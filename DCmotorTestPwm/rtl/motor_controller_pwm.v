==> flow/design.v <==
module motor_controller_pwm #(
  parameter DEAD_TIME = 27'd124999999
) (
input         CLK,   
input         RST,
input         SW,
input         BTN,
input         PWM_EN,
output        MOTOR_DIR,
output        MOTOR_EN
);
parameter PWM_TIME = 17'd124999;         
parameter DUTY_LOW_TIME = 17'd74999;     
reg r_motor_dir;
reg [26:0]  r_dead_time_counter;
reg [16:0]  r_pwm_counter;
wire w_pwm_enable;
always @ (posedge CLK) begin
  r_motor_dir <= MOTOR_DIR;
end
always @ (posedge CLK) begin   
  if (RST)
    r_dead_time_counter <= 27'd0;
  else if (r_motor_dir ^ MOTOR_DIR)   
    r_dead_time_counter <= r_dead_time_counter + 27'd1;
  else if (r_dead_time_counter == DEAD_TIME)
    r_dead_time_counter <= 27'd0;
  else if (|r_dead_time_counter)
    r_dead_time_counter <= r_dead_time_counter + 27'd1;
  else
    r_dead_time_counter <= 27'd0;
end
always @ (posedge CLK) begin   
  if (RST)
    r_pwm_counter <= 17'd0;
  else if (BTN & ~|r_dead_time_counter) 
    r_pwm_counter <= r_pwm_counter + 17'd1;
  else if (r_pwm_counter == PWM_TIME)
    r_pwm_counter <= 17'd0;
  else
    r_pwm_counter <= 17'd0;
end
assign w_pwm_enable = (r_pwm_counter > 11'd0) && (r_pwm_counter <= DUTY_LOW_TIME);
assign MOTOR_DIR = SW;
assign MOTOR_EN = PWM_EN ? w_pwm_enable: BTN & ~|r_dead_time_counter;
endmodule
From RTL to reports: motor_controller_pwm
The steps from the RTL of motor_controller_pwm to its reports follow in flow order.
Line numbers count from 1 in the design file above.
A cell with -- has no value.

design
  design top = motor_controller_pwm
  clock port = CLK
  standard-cell library = sky130hd
  timing corner = tt_025C_1v80

Word-level counts
Source: Yosys, flattened and elaborated, memories not mapped. Widths are those after wreduce. Registers that Yosys merges into a memory's read port (data or address) are not register bits. Print and check cells do not count. Equal cells are merged and count once.

word-level totals
  bits of input ports = 5
  output and inout port bits = 2
  cells after elaboration = 19
  bits in registers = 45

operators by class
  bitwise gates (word level) = 3
  mux-type cells = 4
  reduce/logical cells = 4
  add/subtract/negate cells = 2
  eq/ne operators = 1
  magnitude comparators = 2

operators by type and width
  cell                                                     count
  2-to-1 mux 27 bit                                        3
  adder 27 x 1 -> 27 bit with constant B                   1
  == test 27 bit with constant B                           1
  OR reduction 27 bit                                      1
  adder 17 x 1 -> 17 bit with constant B                   1
  greater-than comparator 17 x 1 -> 1 bit with constant B  1
  less-or-equal comparator 17 bit with constant B          1
  OR reduction 2 bit                                       1
  bitwise AND 1 bit                                        1
  bitwise XOR 1 bit                                        1
  logical AND 1 bit                                        1
  NOT 1 bit                                                1
  logical NOT 1 bit                                        1
  2-to-1 mux 1 bit                                         1

Depth
Yosys ltp: most cells in a row. Word level: on the elaborated netlist, between registers, memories and ports. Mapped: between sequential cells and ports; inverters and the memories' decode and read muxes count.

logic depth
  word-level depth = 5
  ABC_AREA = 0
  mapped depth = 8
  gate-level depth less buffers = 7

Synthesis result
Source: synth_stat.txt of the flow (Yosys; design flattened, memories mapped). It holds for the ABC_AREA given above (unset counts as 0); a run with the other value may have another netlist.

cells by type
  cell                      count  area in all (um^2)
  sky130_fd_sc_hd__dfxtp_1  45     900.864
  sky130_fd_sc_hd__xnor2_1  25     218.96
  sky130_fd_sc_hd__nor2_1   50     187.68
  sky130_fd_sc_hd__xor2_1   16     140.134
  sky130_fd_sc_hd__nand3_1  15     75.072
  sky130_fd_sc_hd__nand2_1  16     60.058
  sky130_fd_sc_hd__nand4_1  9      56.304
  sky130_fd_sc_hd__ha_1     4      50.048
  sky130_fd_sc_hd__nor4_1   8      50.048
  sky130_fd_sc_hd__buf_6    4      45.043
  sky130_fd_sc_hd__nor3_1   9      45.043
  sky130_fd_sc_hd__nand4_4  2      42.541
  sky130_fd_sc_hd__nor4_4   2      42.541
  sky130_fd_sc_hd__and3_1   6      37.536
  sky130_fd_sc_hd__and4_1   4      35.034
  sky130_fd_sc_hd__and3_4   3      33.782
  sky130_fd_sc_hd__inv_1    9      33.782
  sky130_fd_sc_hd__nand4_2  2      25.024

Not listed: further types 19, cells in them 28.

mapped netlist
  synthesis area = 2313.5 um^2
  flip-flops = 45
  mapped cells = 257
  sequential area = 900.9 um^2
  buffers = 11

Path before layout
Source: OpenSTA report_checks on the synthesized netlist (no wires, ideal clock, input and output delay 20% of the period each), path of least setup slack; recovery checks are left aside. Register names are those of the netlist, which keeps one name where synthesis merged equal registers.

timing after synthesis
  path type = reg2out
  from = register r_pwm_counter[1]
  to = output MOTOR_EN
  buffers on the path = 1
  driving pins on the path = 7
  data required time = 2.248 ns
  period = 2.81 ns
  arrival = 1.202 ns
  output delay = 0.562 ns
  path delay = 1.202 ns
  slack = 1.046 ns
  time at the first pin = 0.000 ns
  synthesis period reached = 1.764 ns

"path delay" is the arrival time less input delay plus setup time.
A path that ends at an output port has no setup time.
"driving pins on the path" counts driving pins, that of a launching flip-flop among them; a cell with two outputs on the path counts twice.
"synthesis period reached" is the clock period less the worst setup slack; recovery checks do not enter. This is arithmetic on one report: input and output delays are still those of the set period (20% each).
Between the ends stands the longest chain of elaborated cells between them, by number of cells; it is not shown to be the way that was timed. Of several equally long chains one is given.
Each line given opens the expression or statement behind the cell; cells for indexed reads and writes are added by Yosys, which also makes memories of some case tables.
At most two assigning lines are given for a register; there are more.

between the ends, after synthesis
  path through = sky130_fd_sc_hd__dfxtp_1 sky130_fd_sc_hd__and3_1 sky130_fd_sc_hd__buf_2 sky130_fd_sc_hd__o211ai_1 sky130_fd_sc_hd__a31oi_1 sky130_fd_sc_hd__a211o_1 sky130_fd_sc_hd__nand3_1
  length of the longest elaborated chain = 3
  elaborated cells between the ends (all ways) = 4
  source lines of those cells = 2
  those cells by class = compare: 2; mux: 1; reduce/logical: 1

ends and longest elaborated chain, after synthesis
  item                                     RTL line  source
  from (decl)                              16        reg [16:0]  r_pwm_counter;
  from (assign)                            35        r_pwm_counter <= 17'd0;
  from (assign)                            37        r_pwm_counter <= r_pwm_counter + 17'd1;
  greater-than comparator 17 x 1 -> 1 bit  43        assign w_pwm_enable = (r_pwm_counter > 11'd0) && (r_pwm_counter <= DUTY_LOW_TIME);
  logical AND 1 bit                        43
  2-to-1 mux 1 bit                         45        assign MOTOR_EN = PWM_EN ? w_pwm_enable: BTN & ~|r_dead_time_counter;
  to (decl)                                10        output        MOTOR_EN

Path in the finished layout
Path of least setup slack in the final report of run A (OpenROAD, finished layout, wires in). Where an end is a register, its clock arrival counts in the times.

timing after layout
  path type = reg2out
  from = register r_dead_time_counter[5]
  to = output MOTOR_EN
  slack = -0.32 ns
  buffers on the path = 1
  driving pins on the path = 7
  time at the first pin = 0.29 ns
  arrival = 1.65 ns
  output delay = 0.33 ns
  period = 1.66 ns
  data required time = 1.33 ns

Between the ends stands the longest chain of elaborated cells between them, by number of cells; it is not shown to be the way that was timed. Of several equally long chains one is given.
At most two assigning lines are given for a register; there are more.

between the ends, after layout
  path through = sky130_fd_sc_hd__dfxtp_1 sky130_fd_sc_hd__nor4_2 sky130_fd_sc_hd__nand4_1 sky130_fd_sc_hd__nor2_4 sky130_fd_sc_hd__nand3b_1 sky130_fd_sc_hd__nand3_1 sky130_fd_sc_hd__buf_2
  length of the longest elaborated chain = 4
  elaborated cells between the ends (all ways) = 4
  those cells by class = mux: 1; logic: 1; reduce/logical: 2

ends and longest elaborated chain, after layout
  item                 RTL line  source
  from (decl)          15        reg [26:0]  r_dead_time_counter;
  from (assign)        25        r_dead_time_counter <= r_dead_time_counter + 27'd1;
  from (assign)        29        r_dead_time_counter <= r_dead_time_counter + 27'd1;
  OR reduction 27 bit  45        assign MOTOR_EN = PWM_EN ? w_pwm_enable: BTN & ~|r_dead_time_counter;
  logical NOT 1 bit    45
  bitwise AND 1 bit    45
  2-to-1 mux 1 bit     45
  to (decl)            10        output        MOTOR_EN

Memo
Re: implementation data of motor_controller_pwm

Stored flow runs of motor_controller_pwm (2 of them; Yosys, OpenROAD, sky130hd). They differ in their settings and are not a sequence. Constraints: input delay and output delay 20% of the set period each, output load 0.01 pF.
"worst setup path time" is the time allowed to the run's worst setup path (the clock period less input and output delay, where it has them) less its slack. Clock arrival times count: a late capture clock shortens it, a late launch clock lengthens it.
"power": no workload was simulated; the value follows from the tool's default switching activity.

Run A
==> flow/run.sh <==
#!/bin/bash
# the make line also repeats the synthesis and layout settings of config.mk as NAME=value (left out here)
make -C /OpenROAD-flow-scripts/flow DESIGN_CONFIG=/design/flow/config.mk WORK_HOME=/design/flow/orfs CLKGATE_MAP_FILE= finish
==> flow/config.mk <==
export PLATFORM = sky130hd
export DESIGN_NAME = motor_controller_pwm
export DESIGN_NICKNAME = motor_controller_pwm
export VERILOG_FILES = /design/flow/design.v
export SDC_FILE = /design/flow/constraint.sdc
export NUM_CORES = 4
export LEC_CHECK = 0
export CAP_MARGIN = 20
export CORE_MARGIN = 2
export CORE_UTILIZATION = 40
export SETUP_SLACK_MARGIN = 0.03
export SLEW_MARGIN = 20
==> flow/constraint.sdc <==
create_clock -name core_clock -period 1.66 [get_ports {CLK}]
set_input_delay 0.3320 -clock core_clock [delete_from_list [all_inputs] [get_ports {CLK}]]
set_output_delay 0.3320 -clock core_clock [all_outputs]
set_load 0.01 [all_outputs]

==> results of run A <==
chip area after synthesis (Yosys): 2313.5 um^2
die area: 6408.0 um^2
standard-cell area of the final layout: 3628.5 um^2
utilization: 65.5 %
worst setup slack after layout: -0.324 ns
power: 0.002059 W
worst setup path time: 1.65 ns
worst setup path kind: reg2out

Run B
==> flow/run.sh <==
#!/bin/bash
# the make line also repeats the synthesis and layout settings of config.mk as NAME=value (left out here)
make -C /OpenROAD-flow-scripts/flow DESIGN_CONFIG=/design/flow/config.mk WORK_HOME=/design/flow/orfs CLKGATE_MAP_FILE= finish
==> flow/config.mk <==
export PLATFORM = sky130hd
export DESIGN_NAME = motor_controller_pwm
export DESIGN_NICKNAME = motor_controller_pwm
export VERILOG_FILES = /design/flow/design.v
export SDC_FILE = /design/flow/constraint.sdc
export NUM_CORES = 4
export LEC_CHECK = 0
export CAP_MARGIN = 0
export CELL_PAD_IN_SITES_DETAIL_PLACEMENT = 1
export CORE_MARGIN = 2
export CORE_UTILIZATION = 54
export CTS_CLUSTER_SIZE = 62
export MAX_ROUTING_LAYER = met5
export PLACE_DENSITY = 0.51
export SLEW_MARGIN = 20
export TNS_END_PERCENT = 100
==> flow/constraint.sdc <==
create_clock -name core_clock -period 1.67 [get_ports {CLK}]
set_input_delay 0.3340 -clock core_clock [delete_from_list [all_inputs] [get_ports {CLK}]]
set_output_delay 0.3340 -clock core_clock [all_outputs]
set_load 0.01 [all_outputs]

==> results of run B <==
did not finish, clock tree synthesis stopped with DPL-0033
