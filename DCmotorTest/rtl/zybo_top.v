==> flow/design.v <==
module motor_controller #(
  parameter DEAD_TIME = 27'd124999999
) (
input         CLK,
input         RST,
input         SW,
input         BTN,
output        MOTOR_DIR,
output        MOTOR_EN
);
reg r_motor_dir;
reg [26:0]  r_counter;
always @ (posedge CLK) begin
  r_motor_dir <= MOTOR_DIR;
end
always @ (posedge CLK) begin   
  if (RST)
    r_counter <= 27'd0;
  else if (r_motor_dir ^ MOTOR_DIR)   
    r_counter <= r_counter + 27'd1;
  else if (r_counter == DEAD_TIME)
    r_counter <= 27'd0;
  else if (|r_counter)
    r_counter <= r_counter + 27'd1;
  else
    r_counter <= 27'd0;
end
assign MOTOR_DIR = SW;
assign MOTOR_EN = BTN & ~|r_counter;
endmodule
module zybo_top (
input         CLK,
input         RST,
input         SW0,
input         BTN0,
output [3:0]  LED,
output        MOTOR_DIR1,
output        MOTOR_EN1,
output        MOTOR_DIR2,
output        MOTOR_EN2
);
motor_controller #(.DEAD_TIME(27'd124999999)) motor_controller1 (
  .CLK(CLK),
  .RST(RST),
  .SW(SW0),
  .BTN(BTN0),
  .MOTOR_DIR(MOTOR_DIR1),
  .MOTOR_EN(MOTOR_EN1)
);
assign LED[0] = MOTOR_DIR1;
assign LED[1] = MOTOR_EN1;
assign LED[2] = SW0;
assign LED[3] = BTN0;
assign MOTOR_DIR2 = 1'b0;
assign MOTOR_EN2 = 1'b0;
endmodule
Reports on zybo_top
Tool output for the design above, in the order of the flow.
Line numbers count from 1 in the design file above.
Operators: Yosys type, input widths -> output width; for muxes data width and select width s.
{"block": "setup", "design": "zybo_top", "clock_port": "CLK", "library": "sky130hd", "pvt_corner": "tt_025C_1v80"}

Word-level counts
Source: Yosys, flattened and elaborated, memories not mapped. Widths are those after wreduce; folded enables and synchronous resets count as part of the registers. Registers that Yosys merges into a memory's read port (data or address) are not register bits. Print and check cells do not count. Equal cells are merged and count once.
{"block": "classes", "logic": 2, "muxes": 3, "reduce_logical": 2, "addsub": 1, "eq_ne": 1}
{"block": "op_table", "cell": "$mux 27", "n": 3}
{"block": "op_table", "cell": "$add 27x1->27 const B", "n": 1}
{"block": "op_table", "cell": "$eq 27x27->1 const B", "n": 1}
{"block": "op_table", "cell": "$reduce_or 27->1", "n": 1}
{"block": "op_table", "cell": "$and 1x1->1", "n": 1}
{"block": "op_table", "cell": "$xor 1x1->1", "n": 1}
{"block": "op_table", "cell": "$logic_not 1->1", "n": 1}
{"block": "bits", "inputBits": 4, "ff_bits": 28, "elab_cells": 11, "output_inout_bits": 8}

Longest topological paths
Yosys ltp: most cells in a row. Word level: on the elaborated netlist, between registers, memories and ports. Mapped: between sequential cells and ports; inverters and the memories' decode and read muxes count.
{"block": "depth", "ltp_word": 4, "ABC_AREA": 1, "depth_mapped": 11, "ltp_nobuf": 10}

Mapped cells and area
Source: synth_stat.txt of the flow (Yosys; design flattened, memories mapped). It holds for the ABC_AREA given above (unset counts as 0); a run with the other value may have another netlist.
{"block": "by_type", "type": "sky130_fd_sc_hd__dfxtp_1", "n": 28, "area_total_um2": 560.538}
{"block": "by_type", "type": "sky130_fd_sc_hd__nand2_1", "n": 58, "area_total_um2": 217.709}
{"block": "by_type", "type": "sky130_fd_sc_hd__nor2_1", "n": 51, "area_total_um2": 191.434}
{"block": "by_type", "type": "sky130_fd_sc_hd__inv_1", "n": 35, "area_total_um2": 131.376}
{"block": "by_type", "type": "sky130_fd_sc_hd__xor2_1", "n": 13, "area_total_um2": 113.859}
{"block": "by_type", "type": "sky130_fd_sc_hd__nand3_1", "n": 19, "area_total_um2": 95.091}
{"block": "by_type", "type": "sky130_fd_sc_hd__buf_4", "n": 7, "area_total_um2": 52.55}
{"block": "by_type", "type": "sky130_fd_sc_hd__nand2_2", "n": 7, "area_total_um2": 43.792}
{"block": "by_type", "type": "sky130_fd_sc_hd__nor2_4", "n": 3, "area_total_um2": 33.782}
{"block": "by_type", "type": "sky130_fd_sc_hd__nor2_2", "n": 5, "area_total_um2": 31.28}
{"block": "by_type", "type": "sky130_fd_sc_hd__xnor2_1", "n": 3, "area_total_um2": 26.275}
{"block": "by_type", "type": "sky130_fd_sc_hd__ha_1", "n": 2, "area_total_um2": 25.024}
{"block": "by_type", "type": "sky130_fd_sc_hd__nand4_1", "n": 4, "area_total_um2": 25.024}
{"block": "by_type", "type": "sky130_fd_sc_hd__nand2_4", "n": 2, "area_total_um2": 22.522}
{"block": "by_type", "type": "sky130_fd_sc_hd__a21oi_1", "n": 4, "area_total_um2": 20.019}
{"block": "by_type", "type": "sky130_fd_sc_hd__nor3_4", "n": 1, "area_total_um2": 16.266}
{"block": "by_type", "type": "sky130_fd_sc_hd__nand3b_1", "n": 2, "area_total_um2": 15.014}
{"block": "by_type", "type": "sky130_fd_sc_hd__nor3_1", "n": 3, "area_total_um2": 15.014}
Not listed: further types 8, cells in them 9.
{"block": "synth_totals", "flip_flops": 28, "n_buf": 9, "cell_count": 256, "mapped_area_um2": 1692.9, "seqArea_um2": 560.5}

Worst setup path after synthesis
OpenSTA on the mapped netlist: ideal clock, no wires. The path of least setup slack (recovery checks aside). Input and output delay are each 20% of the period. Register names are those of the netlist, which keeps one name where synthesis merged equal registers.
{"block": "synth_path", "path_kind": "input to output", "from": "input BTN0", "to": "output LED[1]", "launch_ns": 0.922, "tclk_ns": 4.61, "output_delay_ns": 0.922, "t_arrival_ns": 1.259, "n_path_buf": 1, "delay_ns": 0.337, "in_delay_ns": 0.922, "stages": 2, "slack_ns": 2.429, "t_required_ns": 3.688, "synth_period_reached_ns": 2.181}
"delay_ns" = arrival - input delay + setup time.
A path that ends at an output port has no setup time.
"stages": output pins that drive a net of the path, with the launching flip-flop's if there is one; two outputs of one cell count as two.
"synth_period_reached_ns" = period - worst setup slack (recovery checks aside). The figure is calculated, with input and output delays left at 20% of the set period.
The rows between start and end are the longest chain of elaborated cells between them; the timing report does not say that the signal goes this way. Where chains are equally long, one stands for them.
A line is the first line of the expression or statement that the cell stems from. Yosys adds cells for indexed reads and writes and turns some case tables into memories.
{"block": "synth_between", "cell_sequence": "sky130_fd_sc_hd__and3_1 -> sky130_fd_sc_hd__buf_4", "elab_chain_cells": 1, "cells_between": 1, "cone_lines": 1, "cone_classes": "logic (1)"}
{"block": "synth_lines", "element": "from (decl)", "line_no": 35, "text": "input         BTN0,"}
{"block": "synth_lines", "element": "$and 1x1->1", "line_no": 29, "text": "assign MOTOR_EN = BTN & ~|r_counter;"}
{"block": "synth_lines", "element": "to (decl)", "line_no": 36, "text": "output [3:0]  LED,"}

Worst path after layout
From the final timing report of stored run 1: the path of least setup slack in the routed layout; clock arrival at registers is part of the times.
{"block": "layout_path", "path_kind": "register to output", "from": "register motor_controller1.r_counter[13]", "to": "output LED[1]", "n_path_buf": 2, "t_arrival_ns": 1.47, "slack_ns": -0.06, "tclk_ns": 1.77, "launch_ns": 0.28, "t_required_ns": 1.42, "output_delay_ns": 0.35, "stages": 7}
The rows between start and end are the longest chain of elaborated cells between them; the timing report does not say that the signal goes this way. Where chains are equally long, one stands for them.
At most two assigning lines are given for a register; there are more.
{"block": "layout_between", "cell_sequence": "sky130_fd_sc_hd__dfxtp_4 -> sky130_fd_sc_hd__inv_2 -> sky130_fd_sc_hd__nand2_4 -> sky130_fd_sc_hd__nor4_4 -> sky130_fd_sc_hd__and3_1 -> sky130_fd_sc_hd__buf_4 -> sky130_fd_sc_hd__buf_6", "elab_chain_cells": 3, "cells_between": 3, "cone_classes": "logic (1); reduce/logical (2)"}
{"block": "layout_lines", "element": "from (decl)", "line_no": 12, "text": "reg [26:0]  r_counter;"}
{"block": "layout_lines", "element": "from (assign)", "line_no": 20, "text": "r_counter <= r_counter + 27'd1;"}
{"block": "layout_lines", "element": "from (assign)", "line_no": 24, "text": "r_counter <= r_counter + 27'd1;"}
{"block": "layout_lines", "element": "$reduce_or 27->1", "line_no": 29, "text": "assign MOTOR_EN = BTN & ~|r_counter;"}
{"block": "layout_lines", "element": "$logic_not 1->1", "line_no": 29}
{"block": "layout_lines", "element": "$and 1x1->1", "line_no": 29}
{"block": "layout_lines", "element": "to (decl)", "line_no": 36, "text": "output [3:0]  LED,"}

Hand-over note for zybo_top

Top module zybo_top; platform sky130hd; tools Yosys and OpenROAD; 2 stored runs in no particular order. Input and output delays are each 20% of the period that was set; the output load is 0.01 pF.
"clock_period_reached_ns": clock period set for the run, less the worst setup slack. It is reckoned from that one timing run; input and output delays stay at 20% of the period that was set.
"worst_path_allowed_less_slack_ns" = time allowed to the worst setup path (clock period - input delay - output delay, where it has them) - its slack; a late launch clock adds to it, a late capture clock takes from it.
"fin_power_uw" is the tool's figure for a default switching activity; nothing was simulated.

Stored run 1
==> flow/run.sh <==
#!/bin/bash
# the make line also repeats the synthesis and layout settings of config.mk as NAME=value (left out here)
make -C /OpenROAD-flow-scripts/flow DESIGN_CONFIG=/design/flow/config.mk WORK_HOME=/design/flow/orfs CLKGATE_MAP_FILE= finish
==> flow/config.mk <==
export PLATFORM = sky130hd
export DESIGN_NAME = zybo_top
export DESIGN_NICKNAME = zybo_top
export VERILOG_FILES = /design/flow/design.v
export SDC_FILE = /design/flow/constraint.sdc
export NUM_CORES = 4
export LEC_CHECK = 0
export ABC_AREA = 1
export CAP_MARGIN = 15
export CELL_PAD_IN_SITES_DETAIL_PLACEMENT = 2
export CELL_PAD_IN_SITES_GLOBAL_PLACEMENT = 3
export CORE_MARGIN = 2
export CORE_UTILIZATION = 27
export GPL_ROUTABILITY_DRIVEN = 0
export GPL_TIMING_DRIVEN = 0
export PLACE_DENSITY_LB_ADDON = 0.3
export SLEW_MARGIN = 0
export TNS_END_PERCENT = 55
==> flow/constraint.sdc <==
create_clock -name core_clock -period 1.77 [get_ports {CLK}]
set_input_delay 0.3540 -clock core_clock [delete_from_list [all_inputs] [get_ports {CLK}]]
set_output_delay 0.3540 -clock core_clock [all_outputs]
set_load 0.01 [all_outputs]

==> results of stored run 1, as JSON <==
{
  "layout_utilization_frac": 0.372,
  "fin_tns_ns": -0.055,
  "clock_period_reached_ns": 1.825,
  "final_setup_ws_ns": -0.055,
  "post_synth_area_um2": 1692.9,
  "final_stdcell_area_um2": 2227.1,
  "fin_power_uw": 1341,
  "design_die_area_um2": 6918.9,
  "worst_path_allowed_less_slack_ns": 1.47,
  "worst_path_kind": "register to output",
  "hold_ws_ns": 0.394
}

Stored run 2
==> flow/run.sh <==
#!/bin/bash
# the make line also repeats the synthesis and layout settings of config.mk as NAME=value (left out here)
make -C /OpenROAD-flow-scripts/flow DESIGN_CONFIG=/design/flow/config.mk WORK_HOME=/design/flow/orfs CLKGATE_MAP_FILE= finish
==> flow/config.mk <==
export PLATFORM = sky130hd
export DESIGN_NAME = zybo_top
export DESIGN_NICKNAME = zybo_top
export VERILOG_FILES = /design/flow/design.v
export SDC_FILE = /design/flow/constraint.sdc
export NUM_CORES = 4
export LEC_CHECK = 0
export CAP_MARGIN = 20
export CORE_ASPECT_RATIO = 1.23
export CORE_MARGIN = 10
export CORE_UTILIZATION = 52
export PLACE_DENSITY_LB_ADDON = 0.3
export SETUP_SLACK_MARGIN = 0.42
export SLEW_MARGIN = 20
==> flow/constraint.sdc <==
create_clock -name core_clock -period 2.79 [get_ports {CLK}]
set_input_delay 0.5580 -clock core_clock [delete_from_list [all_inputs] [get_ports {CLK}]]
set_output_delay 0.5580 -clock core_clock [all_outputs]
set_load 0.01 [all_outputs]

==> results of stored run 2, as JSON <==
{
  "post_synth_area_um2": 1508.9,
  "final_setup_ws_ns": 0.337,
  "hold_ws_ns": 0.528,
  "fin_tns_ns": 0.000,
  "worst_path_allowed_less_slack_ns": 1.90,
  "worst_path_kind": "register to output",
  "fin_power_uw": 791.7,
  "clock_period_reached_ns": 2.453,
  "design_die_area_um2": 5467.8,
  "layout_utilization_frac": 0.652,
  "final_stdcell_area_um2": 1799.2
}

End of note.
